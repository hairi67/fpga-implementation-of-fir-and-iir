==> flow/design.v <==
module delay 
#(
    parameter DATA_WIDTH = 24,       
    parameter N_cycles = 1           
)
(
    input logic clk_i,               
    input logic clr_i,               
    input logic [DATA_WIDTH-1:0] data_i,    
    output logic [DATA_WIDTH-1:0] data_o    
);
    logic [DATA_WIDTH-1:0] delay_reg [N_cycles-1:0];
    always_ff @(posedge clk_i or posedge clr_i) begin
        if (clr_i) begin
            for (int i = 0; i < N_cycles; i++) begin
                delay_reg[i] <= '0;
            end
            data_o <= '0;
        end
        else begin
            delay_reg[0] <= data_i;
            for (int i = 1; i < N_cycles; i++) begin
                delay_reg[i] <= delay_reg[i-1];
            end
            data_o <= delay_reg[N_cycles-1];
        end
    end
endmodule
Tool chain data of delay
What the tools print for delay, step after step.
Line numbers count from 1 in the design file above.
Library cell names are shortened.
{"block": "design", "top_module": "delay", "clock": "clk_i", "library": "sky130hd", "corner": "tt_025C_1v80"}

Word-level counts
Counts by Yosys on the flattened word-level netlist (proc, flatten, opt, wreduce). Print and check cells are left out. Cells with the same type and inputs are merged into one.
{"block": "word_totals", "elab_cells": 2, "ff_bits": 48, "inputBits": 26, "out_inout_bits": 24}

Logic depth
Yosys ltp: most cells in a row. Word level: on the elaborated netlist, between registers, memories and ports. Mapped: between sequential cells and ports; inverters and the memories' decode and read muxes count.
{"block": "logic_depth", "word_depth": 0, "abc_area": 0, "mapped_depth": 1, "ltp_nobuf": 1}

Mapped cells and area
Source: synth_stat.txt of the flow (Yosys; design flattened, memories mapped). It holds for the ABC_AREA given above (unset counts as 0); a run with the other value may have another netlist.
{"block": "by_type", "type": "dfrtp_1", "count": 48, "area_total_um2": 1.2E+03}
{"block": "by_type", "type": "inv_1", "count": 1, "area_total_um2": 3.754}
{"block": "synth_totals", "stdcells": 49, "n_buf": 0, "ff_cells": 48, "area_mm2": 0.0012049, "seqArea_mm2": 0.0012012}

Worst setup path after synthesis
Source: OpenSTA report_checks on the synthesized netlist (no wires, ideal clock, input and output delay 20% of the period each), path of least setup slack; recovery checks are left aside. Register names are those of the netlist, which keeps one name where synthesis merged equal registers.
{"block": "synth_path", "path_kind": "flip-flop to output port", "startpoint": "register data_o[0]", "endpoint": "output port data_o[0]", "output_delay_ns": 0.127, "required_ns": 0.509, "period_ns": 0.636, "path_stages": 1, "t_arrival_ns": 0.376, "t_first_pin_ns": 0.000, "slack_ns": 0.133, "path_delay_ns": 0.376, "path_buffers": 0, "period_less_setup_slack_ns": 0.503}
"path_delay_ns" is the arrival time less input delay plus setup time.
A path that ends at an output port has no setup time.
"path_stages": output pins that drive a net of the path, with the launching flip-flop's if there is one; two outputs of one cell count as two.
"period_less_setup_slack_ns" is the clock period less the worst setup slack; recovery checks do not enter. This is arithmetic on one report: input and output delays are still those of the set period (20% each).
{"block": "synth_between", "path_cell_list": "dfrtp_1", "elab_chain_len": 0, "cone_cells": 0, "lines_between": 0}
{"block": "synth_lines", "item": "start, declared", "line_no": 10, "rtl": "output logic [DATA_WIDTH-1:0] data_o"}
{"block": "synth_lines", "item": "start, assigned", "line_no": 18, "rtl": "data_o <= '0;"}
{"block": "synth_lines", "item": "start, assigned", "line_no": 25, "rtl": "data_o <= delay_reg[N_cycles-1];"}
{"block": "synth_lines", "item": "end, declared", "line_no": 10}

Path in the finished layout
Path of least setup slack in the final report of flow run 1 (OpenROAD, finished layout, wires in). Where an end is a register, its clock arrival counts in the times.
{"block": "layout_path", "path_kind": "flip-flop to output port", "startpoint": "register data_o[9]", "endpoint": "output port data_o[9]", "output_delay_ns": 0.08, "required_ns": 0.31, "path_stages": 2, "t_arrival_ns": 0.80, "period_ns": 0.386, "slack_ns": -0.49, "path_buffers": 1, "t_first_pin_ns": 0.29}
{"block": "layout_between", "path_cell_list": "dfrtp_1 buf_2", "elab_chain_len": 0, "cone_cells": 0, "lines_between": 0}
{"block": "layout_lines", "item": "start, declared", "line_no": 10, "rtl": "output logic [DATA_WIDTH-1:0] data_o"}
{"block": "layout_lines", "item": "start, assigned", "line_no": 18, "rtl": "data_o <= '0;"}
{"block": "layout_lines", "item": "start, assigned", "line_no": 25, "rtl": "data_o <= delay_reg[N_cycles-1];"}
{"block": "layout_lines", "item": "end, declared", "line_no": 10}

Ticket comment

delay through Yosys and OpenROAD on sky130hd: 2 stored runs, unordered, with their settings and measured results. The constraints put input and output delay at 20% of the set period each and load the outputs with 0.01 pF.
"period_less_ws_ns" means the clock period less the worst setup slack. The figure is calculated, with input and output delays left at 20% of the set period.
By "critical_path_time_ns" is meant the share of the clock period that the worst setup path is allowed (20% is reserved at inputs, 20% at outputs), minus its slack. Clock arrival times at its registers enter into it.
"power_total_uw" rests on the timing tool's default activity at the inputs, not on a simulated workload.

{"run": "flow run 1", "settings": { "period_ns": 0.386, "CORE_UTILIZATION": 28, "SETUP_SLACK_MARGIN": -0.01, "PLACE_DENSITY": 0.94, "CORE_ASPECT_RATIO": 0.65, "CORE_MARGIN": 2, "CELL_PAD_IN_SITES_DETAIL_PLACEMENT": 0, "TNS_END_PERCENT": 55, "CTS_CLUSTER_DIAMETER": 275, "MIN_ROUTING_LAYER": "met2", "CAP_MARGIN": 20, "SLEW_MARGIN": 20 }, "results": { "yosys.chip_area_mm2": 0.0012049, "die_mm2": 0.004856, "tns_setup_ns": -13.508, "cell_area_final_mm2": 0.0018055, "period_less_ws_ns": 0.873, "critical_path_time_ns": 0.80, "critical_path_kind": "flip-flop to output port", "power_total_uw": 8646, "setup_worst_slack_ns": -0.487, "finish.utilization_pct": 43.2 }}
{"run": "flow run 2", "settings": { "period_ns": 0.911, "CORE_UTILIZATION": 71, "SETUP_SLACK_MARGIN": 0.24, "PLACE_DENSITY_LB_ADDON": 0.1, "CELL_PAD_IN_SITES_GLOBAL_PLACEMENT": 1, "ABC_AREA": 0, "CTS_CLUSTER_SIZE": 63, "CTS_CLUSTER_DIAMETER": 164, "CAP_MARGIN": 30, "SLEW_MARGIN": 40, "MIN_ROUTING_LAYER": "met2", "CORE_MARGIN": 2 }, "outcome": "incomplete, placement halted on FLW-0024"}
